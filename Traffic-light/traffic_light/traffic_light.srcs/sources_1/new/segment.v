==> flow/design.v <==
`timescale 1ns / 1ps
module Segment(
    input rstn,
    input clk500hz,
    input [15:0] bcd_num,
    output [3:0] an,
    output [7:0] segment
);
reg [7:0] segment_r;
reg [3:0] an_r;
assign segment = ~ segment_r;
reg [3:0] cur_num_r;         
assign an = ~an_r;
always @(negedge rstn,posedge clk500hz)begin
    if(!rstn)begin
        an_r <= 4'b0000;     
    end
    else begin
        case(an_r)                  
        4'b0001: an_r <= 4'b0010;    
        4'b0010: an_r <= 4'b0100;    
        4'b0100: an_r <= 4'b1000;    
        default: an_r <= 4'b0001;    
        endcase
    end
end
always @(an_r,bcd_num)begin
    case(an_r)
        4'b0001: cur_num_r <= bcd_num[3:0];
        4'b0010: cur_num_r <= bcd_num[7:4];
        4'b0100: cur_num_r <= bcd_num[11:8];
        4'b1000: cur_num_r <= bcd_num[15:12];
        default: cur_num_r <= 4'b0;
    endcase    
end
always @(cur_num_r) begin
    case(cur_num_r)
        4'h0:segment_r <= 8'hc0;     
        4'h1:segment_r <= 8'hf9;     
        4'h2:segment_r <= 8'ha4;     
        4'h3:segment_r <= 8'hb0;     
        4'h4:segment_r <= 8'h99;     
        4'h5:segment_r <= 8'h92;     
        4'h6:segment_r <= 8'h82;     
        4'h7:segment_r <= 8'hF8;     
        4'h8:segment_r <= 8'h80;     
        4'h9:segment_r <= 8'h90;     
        default: segment_r <= 8'hff;
    endcase
end
endmodule
## Tool chain data of Segment

Tool output for the design above, in the order of the flow.
Line numbers count from 1 in the design file above.
Cell names lack the library's common part.
A cell with - has no value.

- Top: Segment
- Clock input: clk500hz
- Standard-cell library: sky130hd
- Library corner: tt_025C_1v80

## Elaborated design

Counts by Yosys on the flattened word-level netlist (proc, flatten, opt, wreduce; memories kept). Register bits leave out memories and registers merged into their read ports (data or address); mux counts leave out enables and synchronous resets folded into registers. Print and check cells are left out. Cells with the same type and inputs are merged into one.
Memory sizes are those after Yosys's memory passes, which may raise the word count (mostly to a power of two), join words into wider ones and drop unused or constant bits.

- Equality and inequality tests: 4
- Multiplexer cells: 2
- Bitwise operators: 2

Operators with widths:

| operator | number |
|---|---|
| case mux 4 bit (select 4 bit) | 1 |
| case mux 4 bit (select 3 bit) | 1 |
| inverter 8 bit | 1 |
| equality test 4 x 1 -> 1 bit with constant B | 1 |
| equality test 4 x 2 -> 1 bit with constant B | 1 |
| equality test 4 x 3 -> 1 bit with constant B | 1 |
| equality test 4 bit with constant B | 1 |
| inverter 4 bit | 1 |

- Input bits: 18
- Cells after elaboration: 10
- Memory cells: 1
- Flip-flop bits (word level): 4
- Memory bits (read-only): 112

Memories:

| memory | depth | width | rd ports | wr ports | line | text |
|---|---|---|---|---|---|---|
| (no name shown) | 16 | 7 | 1 | 0 | 37 | `case(cur_num_r)` |

## Logic depth

Yosys ltp: most cells in a row. Word level: on the elaborated netlist, between registers, memories and ports. Mapped: between sequential cells and ports; inverters and the memories' decode and read muxes count.

- Depth after elaboration: 2
- ABC_AREA: 0
- Gate-level depth with buffers: 8
- Mapped depth without buffers: 7

## Mapped cells and area

The flow's flattened synthesis, as Yosys stat reports it; memories are mapped. The netlist is that of the ABC_AREA named above (0 if unset); the other value can give another one.
Totals and module areas in this step are rounded.

- Mapped flip-flops: 4
- Sequential part of the area: 100 um2
- Cells in the netlist: 61
- Synthesis area: 526 um2

Cell types:

| cell type | number |
|---|---|
| dfrtp_1 | 4 |
| ha_1 | 6 |
| a22oi_1 | 4 |
| inv_1 | 7 |
| nor4b_4 | 1 |
| a222oi_1 | 2 |
| mux2i_1 | 2 |
| o22ai_1 | 3 |
| a22o_1 | 2 |
| buf_2 | 3 |
| buf_4 | 2 |
| nor4b_2 | 1 |
| o21ai_1 | 3 |
| mux2_2 | 1 |
| nand2_1 | 3 |
| nor2_1 | 3 |
| nand3_1 | 2 |
| o31a_2 | 1 |

Not listed: further types 11, cells in them 11.

## Worst setup path after synthesis

OpenSTA on the mapped netlist: ideal clock, no wires. The path of least setup slack (recovery checks aside). Input and output delay are each 20% of the period. Register names are those of the netlist, which keeps one name where synthesis merged equal registers.

- Path type: reg-to-output
- From: register an_r[2]
- To: output segment[0]
- Path delay: 2.191 ns
- Stages: 8
- Data required time: 2.304 ns
- Period: 2.88 ns
- Launch time at the first pin: 0.000 ns
- Slack: 0.113 ns
- Data arrival time: 2.191 ns
- External output delay: 0.576 ns
- Synthesis period reached: 2.767 ns

"path delay" = arrival - input delay + setup time.
At an output port there is no setup time.
"stages" counts driving pins, that of a launching flip-flop among them; a cell with two outputs on the path counts twice.
"synthesis period reached" = period - worst setup slack (recovery checks aside). The figure is calculated, with input and output delays left at 20% of the set period.
The rows between start and end are the longest chain of elaborated cells between them; the timing report does not say that the signal goes this way. Where chains are equally long, one stands for them.
Each line given opens the expression or statement behind the cell; cells for indexed reads and writes are added by Yosys, which also makes memories of some case tables.
A memory read counts as a cell of the chain, while the word-level depth stops at memories.
At most two assigning lines are given for a register; there are more.

- Path through: dfrtp_1 > nor2b_2 > a22o_1 > a222oi_1 > inv_1 > ha_1 > mux2_2 > o22ai_1
- Length of the longest elaborated chain: 4
- Elaborated cells on any way between the ends: 7
- Classes of those cells: eq/ne (4); mux (1); logic (1); memory (1)

Ends and longest elaborated chain, after synthesis:

| element | line | text |
|---|---|---|
| from (decl) | 10 | `reg [3:0] an_r;` |
| from (assign) | 16 | `an_r <= 4'b0000;` |
| from (assign) | 20 | `4'b0001: an_r <= 4'b0010;` |
| equality test 4 bit | 28 | `case(an_r)` |
| case mux 4 bit (select 4 bit) | 28 |  |
| memory read (16 x 7 bit) | 37 | `case(cur_num_r)` |
| inverter 8 bit | 11 | `assign segment = ~ segment_r;` |
| to (decl) | 7 | `output [7:0] segment` |

## Path in the finished layout

Path of least setup slack in the final report of entry B (OpenROAD, finished layout, wires in). Where an end is a register, its clock arrival counts in the times.

- Path type: input-to-output
- From: input bcd_num[11]
- To: output segment[2]
- Slack: 0.10 ns
- Stages: 8
- Data arrival time: 2.38 ns
- Launch time at the first pin: 0.62 ns
- Period: 3.1 ns
- Data required time: 2.48 ns
- External output delay: 0.62 ns

The rows between start and end are the longest chain of elaborated cells between them; the timing report does not say that the signal goes this way. Where chains are equally long, one stands for them.
A memory read counts as a cell of the chain, while the word-level depth stops at memories.

- Path through: clkdlybuf4s50_1 > a22o_1 > a222oi_1 > buf_4 > buf_12 > nand2_1 > o22a_1 > dlygate4sd2_1
- Length of the longest elaborated chain: 3
- Elaborated cells on any way between the ends: 3
- RTL lines with such cells: 3
- Classes of those cells: mux (1); logic (1); memory (1)

Ends and longest elaborated chain, after layout:

| element | line | text |
|---|---|---|
| from (decl) | 5 | `input [15:0] bcd_num,` |
| case mux 4 bit (select 4 bit) | 28 | `case(an_r)` |
| memory read (16 x 7 bit) | 37 | `case(cur_num_r)` |
| inverter 8 bit | 11 | `assign segment = ~ segment_r;` |
| to (decl) | 7 | `output [7:0] segment` |

# Flow runs of Segment

Settings and measured results of 2 stored flow runs for module Segment (sky130hd), not sorted in any way. The constraints put input and output delay at 20% of the set period each and load the outputs with 0.01 pF.
"critical setup path time" is the time allowed to the run's worst setup path (the clock period less input and output delay, where it has them) less its slack. Clock arrival times count: a late capture clock shortens it, a late launch clock lengthens it.
"total power of the final layout": no workload was simulated; the value follows from the tool's default switching activity.
Results are given in rounded form.

### Entry A

==> flow/run.sh <==
#!/bin/bash
# the make line also repeats the synthesis and layout settings of config.mk as NAME=value (left out here)
make -C /OpenROAD-flow-scripts/flow DESIGN_CONFIG=/design/flow/config.mk WORK_HOME=/design/flow/orfs CLKGATE_MAP_FILE= finish
==> flow/config.mk <==
export PLATFORM = sky130hd
export DESIGN_NAME = Segment
export DESIGN_NICKNAME = Segment
export VERILOG_FILES = /design/flow/design.v
export SDC_FILE = /design/flow/constraint.sdc
export NUM_CORES = 4
export LEC_CHECK = 0
export CAP_MARGIN = 10
export CORE_MARGIN = 3
export CORE_UTILIZATION = 64
export CTS_CLUSTER_DIAMETER = 177
export CTS_CLUSTER_SIZE = 53
export GPL_ROUTABILITY_DRIVEN = 1
export GPL_TIMING_DRIVEN = 1
export MAX_ROUTING_LAYER = met4
export MIN_ROUTING_LAYER = met2
export PLACE_DENSITY = 0.42
export SETUP_SLACK_MARGIN = -0.19
export SLEW_MARGIN = 20
==> flow/constraint.sdc <==
create_clock -name core_clock -period 3.48 [get_ports {clk500hz}]
set_input_delay 0.6960 -clock core_clock [delete_from_list [all_inputs] [get_ports {clk500hz}]]
set_output_delay 0.6960 -clock core_clock [all_outputs]
set_load 0.01 [all_outputs]

Outcome of entry A: stopped before the end: floorplanning reported PDN-0185

### Entry B

==> flow/run.sh <==
#!/bin/bash
# the make line also repeats the synthesis and layout settings of config.mk as NAME=value (left out here)
make -C /OpenROAD-flow-scripts/flow DESIGN_CONFIG=/design/flow/config.mk WORK_HOME=/design/flow/orfs CLKGATE_MAP_FILE= finish
==> flow/config.mk <==
export PLATFORM = sky130hd
export DESIGN_NAME = Segment
export DESIGN_NICKNAME = Segment
export VERILOG_FILES = /design/flow/design.v
export SDC_FILE = /design/flow/constraint.sdc
export NUM_CORES = 4
export LEC_CHECK = 0
export CAP_MARGIN = 20
export CORE_MARGIN = 2
export CORE_UTILIZATION = 40
export SLEW_MARGIN = 20
==> flow/constraint.sdc <==
create_clock -name core_clock -period 3.1 [get_ports {clk500hz}]
set_input_delay 0.6200 -clock core_clock [delete_from_list [all_inputs] [get_ports {clk500hz}]]
set_output_delay 0.6200 -clock core_clock [all_outputs]
set_load 0.01 [all_outputs]

Results of entry B:
- Lowest setup slack: 0.103 ns
- Chip area in the Yosys report: 526 um2
- Post-route setup TNS: 0.000 ns
- Total power of the final layout: 0.209 mW
- Critical setup path time: 1.76 ns
- Kind of the worst setup path: input-to-output
- Post-route utilization: 77.1 %
- Die size: 1620 um2
